==> flow/design.v <==
module spi_ram_btn
#(
  parameter [7:0] c_addr_btn = 8'hFB,  
  parameter [7:0] c_addr_irq = 8'hF1,  
  parameter c_debounce_bits = 20,  
  parameter c_addr_bits = 32,  
  parameter c_sclk_capable_pin = 0  
)
(
  input  wire clk,  
  input  wire csn, sclk, mosi,  
  inout  wire miso,  
  input  wire [6:0] btn,
  output wire irq,
  output wire rd, wr,
  output wire [c_addr_bits-1:0] addr,
  input  wire [7:0] data_in,
  output wire [7:0] data_out
);
  reg R_btn_irq;
  reg [6:0] R_btn, R_btn_latch;
  reg R_spi_rd;
  reg [c_debounce_bits-1:0] R_btn_debounce;
  always @(posedge clk)
  begin
    R_spi_rd <= rd;
    if(rd == 1'b0 && R_spi_rd == 1'b1 && addr[c_addr_bits-1:c_addr_bits-8] == c_addr_irq)
      R_btn_irq <= 1'b0;
    else  
    begin
      R_btn_latch <= btn;
      if(R_btn != R_btn_latch && R_btn_debounce[$bits(R_btn_debounce)-1] == 1 && R_btn_irq == 0)
      begin
        R_btn_irq <= 1'b1;
        R_btn_debounce <= 0;
        R_btn <= R_btn_latch;
      end
      else
        if(R_btn_debounce[$bits(R_btn_debounce)-1] == 1'b0)
          R_btn_debounce <= R_btn_debounce + 1;
    end
  end
  wire [7:0] mux_data_in = addr[c_addr_bits-1:c_addr_bits-8] == c_addr_irq ? {R_btn_irq,7'b0}
                         : addr[c_addr_bits-1:c_addr_bits-8] == c_addr_btn ? {1'b0,R_btn}
                         : data_in;
  assign irq = R_btn_irq;
  spirw_slave_v
  #(
    .c_sclk_capable_pin(c_sclk_capable_pin),
    .c_addr_bits(c_addr_bits)
  )
  spirw_slave_v_inst
  (
    .clk(clk),
    .csn(csn),
    .sclk(sclk),
    .mosi(mosi),
    .miso(miso),
    .wr(wr),
    .rd(rd),
    .addr(addr),
    .data_in(mux_data_in),
    .data_out(data_out)
  );
endmodule
module spirw_slave_v
#(
  parameter c_addr_bits = 16,
  parameter c_sclk_capable_pin = 0  
)
(
  input  wire clk,  
  input  wire csn, sclk, mosi,  
  inout  wire miso,  
  output wire rd, wr,
  output wire [c_addr_bits-1:0] addr,
  input  wire [7:0] data_in,
  output wire [7:0] data_out
);
  reg [c_addr_bits:0] R_raddr;
  reg [8-1:0] R_byte;
  reg R_request_read;
  reg R_request_write;
  localparam c_count_bits=$clog2(c_addr_bits+8)+1;
  reg [c_count_bits-1:0] R_bit_count;
  generate
    if(c_sclk_capable_pin)
    begin
      always @(posedge sclk or posedge csn)
      begin
        if(csn)
        begin
          R_request_read <= 1'b0;
          R_request_write <= 1'b0;
          R_bit_count <= c_addr_bits+7;  
        end
        else  
          begin
            if(R_request_read)
              R_byte <= data_in;
            else
              R_byte <= { R_byte[8-2:0], mosi };
            if(R_bit_count[c_count_bits-1] == 1'b0)  
            begin
              R_raddr <= { R_raddr[c_addr_bits-1:0], mosi };
              R_bit_count <= R_bit_count - 1;
            end
            else  
            begin
              if(R_bit_count[3:0] == 4'd7)  
                R_raddr[c_addr_bits-1:0] <= R_raddr[c_addr_bits-1:0] + 1;
              if(R_bit_count[2:0] == 3'd1)
                R_request_read <= R_raddr[c_addr_bits];
              else
                R_request_read <= 1'b0;
              if(R_bit_count[2:0] == 3'd0)  
              begin
                if(R_raddr[c_addr_bits] == 1'b0)
                  R_request_write <= 1'b1;  
                R_bit_count[3] <= 1'b0;  
              end
              else
                R_request_write <= 1'b0;
              R_bit_count[2:0] <= R_bit_count[2:0] - 1;
            end  
          end  
      end  
    end  
    else  
    begin
      reg R_mosi;
      reg [1:0] R_sclk;
      always @(posedge clk)
      begin
        R_sclk <= {R_sclk[0], sclk};
        R_mosi <= mosi;
      end
      always @(posedge clk)
      begin
        if(csn)
        begin
          R_request_read <= 1'b0;
          R_request_write <= 1'b0;
          R_bit_count <= c_addr_bits+7;  
        end
        else  
        begin
          if(R_sclk == 2'b01)  
          begin
            if(R_request_read)
              R_byte <= data_in;
            else
              R_byte <= { R_byte[8-2:0], mosi };
            if(R_bit_count[c_count_bits-1] == 1'b0)  
            begin
              R_raddr <= { R_raddr[c_addr_bits-1:0], R_mosi };
              R_bit_count <= R_bit_count - 1;
            end
            else  
            begin
              if(R_bit_count[3:0] == 4'd7)  
                R_raddr[c_addr_bits-1:0] <= R_raddr[c_addr_bits-1:0] + 1;
              if(R_bit_count[2:0] == 3'd1)
                R_request_read <= R_raddr[c_addr_bits];
              else
                R_request_read <= 1'b0;
              if(R_bit_count[2:0] == 3'd0)  
              begin
                if(R_raddr[c_addr_bits] == 1'b0)
                  R_request_write <= 1'b1;  
                R_bit_count[3] <= 1'b0;  
              end
              else
                R_request_write <= 1'b0;
              R_bit_count[2:0] <= R_bit_count[2:0] - 1;
            end  
          end  
        end  
      end  
    end  
  endgenerate
  assign rd   = R_request_read;
  assign wr   = R_request_write;
  assign addr = R_raddr[c_addr_bits-1:0];
  assign miso = csn ? 1'bz : R_byte[8-1];
  assign data_out = R_byte;
endmodule
### Step by step through the tools: spi_ram_btn

Tool output for the design above, in the order of the flow.
Line numbers count from 1 in the design file above.
Operators: Yosys type, input widths -> output width; for muxes data width and select width s.
A cell with -- has no value.

| inputs | value |
|---|---|
| top module | spi_ram_btn |
| clock input | clk |
| cell library | sky130hd |
| corner | tt_025C_1v80 |

### Word level

Source: Yosys, flattened and elaborated, memories not mapped. Widths are those after wreduce. Registers that Yosys merges into a memory's read port (data or address) are not register bits. Print and check cells do not count. Equal cells are merged and count once.

| storage and ports | value |
|---|---|
| output and inout bits | 44 |
| flip-flop bits (word level) | 89 |
| bits of input ports | 19 |

| cells by class | value |
|---|---|
| bitwise operators | 5 |
| mux-type cells | 14 |
| equality and inequality tests | 10 |
| reduce/logical cells | 14 |
| $add $sub $neg | 4 |

Operators by type and width:

| kind | count |
|---|---|
| $mux 32 | 2 |
| $add 32x1->32 const B | 1 |
| $mux 8 | 3 |
| $add 20x1->20 const B | 1 |
| $mux 20 | 1 |
| $eq 8x8->1 const B | 2 |
| $reduce_and 2->1 | 6 |
| $reduce_and 3->1 | 3 |
| $sub 7x1->7 const B | 1 |
| $ne 7x7->1 | 1 |
| $ne 2x2->1 const B | 3 |
| $mux 3 | 2 |
| $mux 1 | 6 |
| $not 1->1 | 5 |
| $logic_and 1x1->1 | 4 |
| $eq 4x3->1 const B | 1 |
| $sub 3x1->3 const B | 1 |
| $eq 3x1->1 const B | 1 |
| $logic_not 3->1 | 1 |
| $eq 2x1->1 const B | 1 |
| $ne 2x1->1 const B | 1 |

### Depth

Yosys ltp: most cells in a row. Word level: on the elaborated netlist, between registers, memories and ports. Mapped: between sequential cells and ports; inverters and the memories' decode and read muxes count.

| depth | value |
|---|---|
| word-level depth | 5 |
| ABC_AREA | 0 |
| mapped depth | 7 |
| depth with buffers taken out | 6 |

### Mapped cells and area

The flow's flattened synthesis, as Yosys stat reports it; memories are mapped. The netlist is that of the ABC_AREA named above (0 if unset); the other value can give another one.

Cells by type:

| cell type | count |
|---|---|
| sky130_fd_sc_hd__edfxtp_1 | 75 |
| sky130_fd_sc_hd__dfxtp_1 | 14 |
| sky130_fd_sc_hd__buf_4 | 33 |
| sky130_fd_sc_hd__a21oi_1 | 34 |
| sky130_fd_sc_hd__nor2_1 | 43 |
| sky130_fd_sc_hd__nand2_1 | 35 |
| sky130_fd_sc_hd__xnor2_1 | 14 |
| sky130_fd_sc_hd__mux2i_1 | 11 |
| sky130_fd_sc_hd__nand4_1 | 17 |
| sky130_fd_sc_hd__nand3_1 | 20 |
| sky130_fd_sc_hd__o21ai_0 | 16 |
| sky130_fd_sc_hd__xor2_1 | 9 |
| sky130_fd_sc_hd__ha_1 | 6 |
| sky130_fd_sc_hd__inv_1 | 19 |
| sky130_fd_sc_hd__clkbuf_1 | 18 |
| sky130_fd_sc_hd__or4_1 | 9 |
| sky130_fd_sc_hd__nor3_1 | 12 |
| sky130_fd_sc_hd__and3_1 | 9 |

Other cell types: 35; their cells: 99.

| mapped netlist | value |
|---|---|
| synthesis area | 4969.8 µm² |
| mapped flip-flops | 89 |
| cell count | 493 |
| buffers | 56 |

The figures by module come from a second, unflattened synthesis with its own total; it is not the netlist above.

| second synthesis, totals | value |
|---|---|
| cells (unflattened synthesis) | 477 |
| area total of the unflattened synthesis | 5057.4 µm² |

Each row is one instance without its submodules.

By module:

| module | cells | sequential area (µm²) | instances | area (µm²) |
|---|---|---|---|---|
| spirw_slave_v | 325 | 1471.4 | 1 | 3218.1 |
| spi_ram_btn | 152 | 1061.0 | 1 | 1839.3 |

### Path before layout

OpenSTA on the mapped netlist: ideal clock, no wires. The path of least setup slack (recovery checks aside). Input and output delay are each 20% of the period. Register names are those of the netlist, which keeps one name where synthesis merged equal registers.

| timing path after synthesis | value |
|---|---|
| path kind | input to register |
| from | input csn |
| to | register spirw_slave_v_inst.R_raddr[0] |
| data required time | 3758 ps |
| launch time at the first pin | 830 ps |
| path slack | 1434 ps |
| arrival time | 2324 ps |
| input delay | 830 ps |
| path delay | 1886 ps |
| setup time | 392 ps |
| period | 4150 ps |
| stages on the path | 3 |
| period reached after synthesis | 2716 ps |

"path delay" is the arrival time less input delay plus setup time.
"stages on the path": output pins that drive a net of the path, with the launching flip-flop's if there is one; two outputs of one cell count as two.
"period reached after synthesis" = period - worst setup slack (recovery checks aside). The figure is calculated, with input and output delays left at 20% of the set period.
Between the ends stands the longest chain of elaborated cells between them, by number of cells; it is not shown to be the way that was timed. Of several equally long chains one is given.
A line is the first line of the expression or statement that the cell stems from. Yosys adds cells for indexed reads and writes and turns some case tables into memories.

| between the ends, after synthesis | value |
|---|---|
| path through | sky130_fd_sc_hd__clkbuf_1 -> sky130_fd_sc_hd__nor2_1 -> sky130_fd_sc_hd__and2_1 |
| length of the longest elaborated chain | 2 |
| elaborated cells on any way between the ends | 2 |
| source lines of those cells | 0 |
| classes of those cells | 1 x logic; 1 x reduce/logical |

RTL lines, path after synthesis:

| item | line | source |
|---|---|---|
| from (decl) | 11 | `input  wire csn, sclk, mosi,` |
| $not 1->1 | -- |  |
| $reduce_and 3->1 | -- |  |
| to (assign) | 156 | `R_raddr <= { R_raddr[c_addr_bits-1:0], R_mosi };` |
| to (assign) | 162 | `R_raddr[c_addr_bits-1:0] <= R_raddr[c_addr_bits-1:0] + 1;` |
| to (decl) | 80 | `reg [c_addr_bits:0] R_raddr;` |

### Path in the finished layout

From the final timing report of run 1: the path of least setup slack in the routed layout; clock arrival at registers is part of the times.
The report prints the path's times to 10 ps; the period is as set.

| timing path after layout | value |
|---|---|
| path kind | register to register |
| from | register spirw_slave_v_inst.R_raddr[1] |
| to | register spirw_slave_v_inst.R_raddr[28] |
| setup time | 140 ps |
| stages on the path | 6 |
| period | 2470 ps |
| path slack | 230 ps |
| launch time at the first pin | 360 ps |
| data required time | 2680 ps |
| arrival time | 2450 ps |

Between the ends stands the longest chain of elaborated cells between them, by number of cells; it is not shown to be the way that was timed. Of several equally long chains one is given.

| between the ends, after layout | value |
|---|---|
| path through | sky130_fd_sc_hd__edfxtp_1 -> sky130_fd_sc_hd__ha_1 -> sky130_fd_sc_hd__and4_1 -> sky130_fd_sc_hd__nand2_1 -> sky130_fd_sc_hd__or4_1 -> sky130_fd_sc_hd__a31oi_1 |
| length of the longest elaborated chain | 3 |
| elaborated cells on any way between the ends | 3 |
| source lines of those cells | 3 |
| classes of those cells | 1 x add/sub; 2 x mux |

RTL lines, path after layout:

| item | line | source |
|---|---|---|
| from (decl) | 80 | `reg [c_addr_bits:0] R_raddr;` |
| from (assign) | 156 | `R_raddr <= { R_raddr[c_addr_bits-1:0], R_mosi };` |
| from (assign) | 162 | `R_raddr[c_addr_bits-1:0] <= R_raddr[c_addr_bits-1:0] + 1;` |
| $add 32x1->32 | 162 |  |
| $mux 32 | 161 | `if(R_bit_count[3:0] == 4'd7)` |
| $mux 32 | 154 | `if(R_bit_count[c_count_bits-1] == 1'b0)` |
| to (assign) | 156 |  |
| to (assign) | 162 |  |
| to (decl) | 80 |  |

Stored flow runs of spi_ram_btn (2 of them; Yosys, OpenROAD, sky130hd). They differ in their settings and are not a sequence. Constraints: input delay and output delay 20% of the set period each, output load 0.01 pF.
By "achieved period" is meant the clock period of the run minus its worst setup slack. This is arithmetic on one report: input and output delays are still those of the set period (20% each).
"time of the worst setup path": the worst setup path's part of the clock period (all of it between registers, 20% less for each end at a port) less its slack. A launch clock that arrives late makes it longer, a capture clock that arrives late makes it shorter.
"total design power": no workload was simulated; the value follows from the tool's default switching activity.
"time of the worst setup path" is given in steps of 10 ps.

#### Run 1

| setting | value |
|---|---|
| period_ns | `2.47` |
| CORE_UTILIZATION | `52` |
| SETUP_SLACK_MARGIN | `-0.11` |
| PLACE_DENSITY_LB_ADDON | `0.1` |
| CELL_PAD_IN_SITES_GLOBAL_PLACEMENT | `2` |
| ABC_AREA | `0` |
| GPL_TIMING_DRIVEN | `1` |
| GPL_ROUTABILITY_DRIVEN | `0` |
| CTS_CLUSTER_SIZE | `34` |
| CAP_MARGIN | `5` |
| MIN_ROUTING_LAYER | `met2` |
| CORE_MARGIN | `2` |
| SLEW_MARGIN | `20` |

| result | value |
|---|---|
| utilization in the final report | 0.627 |
| chip area after synthesis (Yosys) | 4969.8 µm² |
| achieved period | 2239 ps |
| total design power | 3.206 mW |
| die outline area | 10355.1 µm² |
| time of the worst setup path | 2240 ps |
| critical path type | register to register |
| standard-cell area after routing | 5796.8 µm² |
| worst setup slack after layout | 231 ps |
| total negative slack | 0 ps |
| worst hold slack in the final report | 402 ps |

#### Run 2

| setting | value |
|---|---|
| period_ns | `2.58` |
| CORE_UTILIZATION | `45` |
| SETUP_SLACK_MARGIN | `0.75` |
| PLACE_DENSITY_LB_ADDON | `0.23` |
| ABC_AREA | `0` |
| CTS_CLUSTER_DIAMETER | `49` |
| MAX_ROUTING_LAYER | `met5` |
| CAP_MARGIN | `20` |
| CORE_MARGIN | `2` |
| SLEW_MARGIN | `20` |

| result | value |
|---|---|
| time of the worst setup path | 1830 ps |
| critical path type | register to register |
| die outline area | 11900.6 µm² |
| chip area after synthesis (Yosys) | 4969.8 µm² |
| total design power | 3.119 mW |
| standard-cell area after routing | 6498.7 µm² |
| worst setup slack after layout | 755 ps |
| total negative slack | 0 ps |
| worst hold slack in the final report | 406 ps |
| utilization in the final report | 0.602 |
| achieved period | 1825 ps |
